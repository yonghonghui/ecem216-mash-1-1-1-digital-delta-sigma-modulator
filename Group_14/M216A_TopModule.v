==> flow/design.v <==
`timescale 1ns / 1ps
module M216A_TopModule(
    input  wire [3:0]  in_i,     
    input  wire [15:0] in_f,     
    input  wire        clk,      
    input  wire        rst_n,    
    output wire [3:0]  out       
);
    reg [16:0] acc1;  
    wire       c1;
    wire [15:0] e1;
    assign c1 = acc1[16];       
    assign e1 = acc1[15:0];     
    always @(posedge clk or negedge rst_n) begin
        if (!rst_n) 
            acc1 <= 17'd0;
        else 
            acc1 <= e1 + in_f;  
    end
    reg [16:0] acc2;
    wire       c2;
    wire [15:0] e2;
    assign c2 = acc2[16];
    assign e2 = acc2[15:0];
    always @(posedge clk or negedge rst_n) begin
        if (!rst_n) 
            acc2 <= 17'd0;
        else 
            acc2 <= e2 + e1;  
    end
    reg [16:0] acc3;
    wire       c3;
    wire [15:0] e3;
    assign c3 = acc3[16];
    assign e3 = acc3[15:0];  
    always @(posedge clk or negedge rst_n) begin
        if (!rst_n) 
            acc3 <= 17'd0;
        else 
            acc3 <= e3 + e2;  
    end
    reg [3:0] in_i_d1, in_i_d2;
    always @(posedge clk or negedge rst_n) begin
        if (!rst_n) begin
            in_i_d1 <= 4'd0;
            in_i_d2 <= 4'd0;
        end else begin
            in_i_d1 <= in_i;
            in_i_d2 <= in_i_d1;
        end
    end
    reg c1_d1, c1_d2;
    always @(posedge clk or negedge rst_n) begin
        if (!rst_n) begin
            c1_d1 <= 1'b0;
            c1_d2 <= 1'b0;
        end else begin
            c1_d1 <= c1;
            c1_d2 <= c1_d1;
        end
    end
    reg c2_d1, c2_d2;
    always @(posedge clk or negedge rst_n) begin
        if (!rst_n) begin
            c2_d1 <= 1'b0;
            c2_d2 <= 1'b0;
        end else begin
            c2_d1 <= c2;
            c2_d2 <= c2_d1;
        end
    end
    reg c3_d1, c3_d2;
    always @(posedge clk or negedge rst_n) begin
        if (!rst_n) begin
            c3_d1 <= 1'b0;
            c3_d2 <= 1'b0;
        end else begin
            c3_d1 <= c3;
            c3_d2 <= c3_d1;
        end
    end
    wire signed [4:0] s_c1, s_c2, s_c3;
    assign s_c1 = {4'b0, c1_d2}; 
    assign s_c2 = {4'b0, c2_d1} - {4'b0, c2_d2};
    assign s_c3 = {4'b0, c3} - ({4'b0, c3_d1} <<< 1) + {4'b0, c3_d2};
    wire signed [4:0] out_f;
    assign out_f = s_c1 + s_c2 + s_c3;
    wire signed [5:0] final_sum;
    assign final_sum = {2'b0, in_i_d2} + out_f;  
    assign out = final_sum[3:0];
endmodule
## Tool chain data of M216A_TopModule

What the tools print for M216A_TopModule, step after step.
Line numbers count from 1 in the design file above.
Not given: n/a

| design | value |
|---|---|
| top | M216A_TopModule |
| clock | clk |
| cell library | sky130hd |
| timing corner | tt_025C_1v80 |

## Word-level counts

Source: Yosys, flattened and elaborated, memories not mapped. Widths are those after wreduce; folded enables and synchronous resets count as part of the registers. Registers that Yosys merges into a memory's read port (data or address) are not register bits. Print and check cells do not count. Equal cells are merged and count once.

| bit counts | value |
|---|---|
| flip-flop bits (word level) | 65 |
| word width x clocked read ports | 0 |
| memory cells | 0 |
| bits in latches | 0 |
| memory bits (read-only) | 0 |
| memory bits (writable) | 0 |
| cells after elaboration | 20 |

| cells by class | value |
|---|---|
| shifts and indexed selects | 0 |
| reduce/logical cells | 0 |
| eq/ne operators | 0 |
| add/subtract/negate cells | 9 |
| divide/modulo/power cells | 0 |
| $lt $le $gt $ge | 0 |
| multipliers | 0 |
| bitwise logic cells | 0 |
| muxes and demuxes | 0 |

Operator list:

| kind | number |
|---|---|
| adder 16 x 16 -> 17 bit | 3 |
| adder 3 x 2 -> 4 bit | 1 |
| adder 3 x 4 -> 4 bit | 1 |
| adder 4 bit | 1 |
| subtractor 1 x 2 -> 3 bit | 1 |
| adder 2 x 2 -> 3 bit | 1 |
| subtractor 1 x 1 -> 2 bit | 1 |

## Logic depth

Depth = most cells in a row (Yosys ltp): at word level without a register or memory, in the mapped netlist without a sequential cell, where the memories' decode and read muxes count.

| depth | value |
|---|---|
| depth in word-level cells | 4 |
| ABC_AREA | 0 |
| mapped depth | 8 |
| mapped depth without buffers | 8 |

## Netlist

Yosys stat after the flow's synthesis: flattened, memories mapped to cells. It holds for the ABC_AREA given above (unset counts as 0); a run with the other value may have another netlist.
The area totals of this step are shown rounded.

| mapped netlist | value |
|---|---|
| flip-flop cells | 65 |
| buffers | 1 |
| cell area after synthesis | 4020 um^2 |
| standard cells after synthesis | 370 |

Cell types:

| cell type | number | area in all (um^2) |
|---|---|---|
| sky130_fd_sc_hd__dfrtp_1 | 65 | 1626.56 |
| sky130_fd_sc_hd__ha_1 | 54 | 675.648 |
| sky130_fd_sc_hd__xnor2_1 | 31 | 271.51 |
| sky130_fd_sc_hd__a21oi_1 | 33 | 165.158 |
| sky130_fd_sc_hd__fa_1 | 6 | 120.115 |
| sky130_fd_sc_hd__xor2_1 | 12 | 105.101 |
| sky130_fd_sc_hd__a21o_1 | 12 | 90.086 |
| sky130_fd_sc_hd__nor2_1 | 23 | 86.333 |
| sky130_fd_sc_hd__o21bai_1 | 10 | 75.072 |
| sky130_fd_sc_hd__inv_1 | 18 | 67.565 |
| sky130_fd_sc_hd__nand3_1 | 13 | 65.062 |
| sky130_fd_sc_hd__nand2_1 | 14 | 52.55 |
| sky130_fd_sc_hd__o21ai_0 | 10 | 50.048 |
| sky130_fd_sc_hd__a211oi_1 | 5 | 37.536 |
| sky130_fd_sc_hd__a211oi_2 | 3 | 37.536 |
| sky130_fd_sc_hd__o311ai_4 | 1 | 26.275 |
| sky130_fd_sc_hd__nor2b_1 | 4 | 25.024 |
| sky130_fd_sc_hd__nor4_2 | 2 | 25.024 |

Not listed: further types 40, cells in them 54.

## Timing after synthesis

Path of least setup slack by OpenSTA after synthesis, without wires, with an ideal clock, recovery checks aside; 20% of the period is set as input and as output delay. Where synthesis merged equal registers, the netlist keeps one of their names.

| timing after synthesis | value |
|---|---|
| path kind | register to output |
| start | register c2_d1 |
| end | output port out[3] |
| launch time at the first pin | 0.000 ns |
| period | 3.96 ns |
| arrival time | 1.828 ns |
| setup slack | 1.340 ns |
| delay of the path | 1.828 ns |
| external output delay | 0.792 ns |
| buffers on the path | 0 |
| stages on the path | 9 |
| synthesis period reached | 2.62 ns |

"delay of the path" = arrival - input delay + setup time.
At an output port there is no setup time.
"stages on the path": output pins that drive a net of the path, with the launching flip-flop's if there is one; two outputs of one cell count as two.
"synthesis period reached" is the clock period less the worst setup slack; recovery checks do not enter. This is arithmetic on one report: input and output delays are still those of the set period (20% each).
Between the ends stands the longest chain of elaborated cells between them, by number of cells; it is not shown to be the way that was timed. Of several equally long chains one is given.
Each line given opens the expression or statement behind the cell; cells for indexed reads and writes are added by Yosys, which also makes memories of some case tables.

| between the ends, after synthesis | value |
|---|---|
| path through | sky130_fd_sc_hd__dfrtp_1 sky130_fd_sc_hd__inv_1 sky130_fd_sc_hd__ha_1 sky130_fd_sc_hd__xor2_1 sky130_fd_sc_hd__ha_1 sky130_fd_sc_hd__ha_1 sky130_fd_sc_hd__a21o_1 sky130_fd_sc_hd__a21oi_1 sky130_fd_sc_hd__xnor2_1 |
| cells in the longest elaborated chain | 4 |
| elaborated cells on any way between the ends | 4 |
| classes of those cells | 4 x add/sub |

Ends and longest elaborated chain, after synthesis:

| what | RTL line | RTL |
|---|---|---|
| start, declared | 62 | `reg c2_d1, c2_d2;` |
| start, assigned | 65 | `c2_d1 <= 1'b0;` |
| start, assigned | 68 | `c2_d1 <= c2;` |
| subtractor 1 x 1 -> 2 bit | 84 | `assign s_c2 = {4'b0, c2_d1} - {4'b0, c2_d2};` |
| adder 2 x 2 -> 3 bit | 87 | `assign out_f = s_c1 + s_c2 + s_c3;` |
| adder 3 x 4 -> 4 bit | 87 |  |
| adder 4 bit | 89 | `assign final_sum = {2'b0, in_i_d2} + out_f;` |
| end, declared | 7 | `output wire [3:0]  out` |

## Timing after layout

Path of least setup slack in the final report of job 1 (OpenROAD, finished layout, wires in). Where an end is a register, its clock arrival counts in the times.

| timing after layout | value |
|---|---|
| path kind | register to output |
| start | register acc3[16] |
| end | output port out[1] |
| arrival time | 2.69 ns |
| setup slack | 0.23 ns |
| buffers on the path | 1 |
| external output delay | 0.73 ns |
| stages on the path | 7 |
| period | 3.65 ns |
| launch time at the first pin | 0.34 ns |

Between the ends stands the longest chain of elaborated cells between them, by number of cells; it is not shown to be the way that was timed. Of several equally long chains one is given.

| between the ends, after layout | value |
|---|---|
| path through | sky130_fd_sc_hd__dfrtp_1 sky130_fd_sc_hd__fa_1 sky130_fd_sc_hd__fa_1 sky130_fd_sc_hd__inv_1 sky130_fd_sc_hd__fa_1 sky130_fd_sc_hd__inv_1 sky130_fd_sc_hd__clkdlybuf4s50_1 |
| cells in the longest elaborated chain | 4 |
| elaborated cells on any way between the ends | 4 |
| classes of those cells | 4 x add/sub |

Ends and longest elaborated chain, after layout:

| what | RTL line | RTL |
|---|---|---|
| start, declared | 31 | `reg [16:0] acc3;` |
| start, assigned | 38 | `acc3 <= 17'd0;` |
| start, assigned | 40 | `acc3 <= e3 + e2;` |
| subtractor 1 x 2 -> 3 bit | 85 | `assign s_c3 = {4'b0, c3} - ({4'b0, c3_d1} <<< 1) + {4'b0, c3_d2};` |
| adder 3 x 2 -> 4 bit | 85 |  |
| adder 3 x 4 -> 4 bit | 87 | `assign out_f = s_c1 + s_c2 + s_c3;` |
| adder 4 bit | 89 | `assign final_sum = {2'b0, in_i_d2} + out_f;` |
| end, declared | 7 | `output wire [3:0]  out` |

Wiki page: M216A_TopModule / flow data

Design M216A_TopModule on sky130hd. What follows are 2 stored runs of the flow, each under its own settings; their order means nothing. The constraints put input and output delay at 20% of the set period each and load the outputs with 0.01 pF.
The measured numbers are rounded.
Settings: n/a = not set for that run.

| stored run | period_ns | CORE_UTILIZATION | CORE_MARGIN | CELL_PAD_IN_SITES_GLOBAL_PLACEMENT | GPL_ROUTABILITY_DRIVEN | CTS_CLUSTER_SIZE | MAX_ROUTING_LAYER | CAP_MARGIN | SLEW_MARGIN | chip area in the Yosys report (um^2) | die size (um^2) | utilization | worst slack on setup checks (ns) |
|---|---|---|---|---|---|---|---|---|---|---|---|---|---|
| job 1 | 3.65 | 56 | 5 | 0 | 0 | 24 | met5 | 20 | 20 | 4020 | 8960 | 0.675 | 0.228 |
| job 2 | 2.22 | 40 | 2 | n/a | n/a | n/a | n/a | 20 | 20 | 4020 | 10900 | 0.521 | -0.472 |
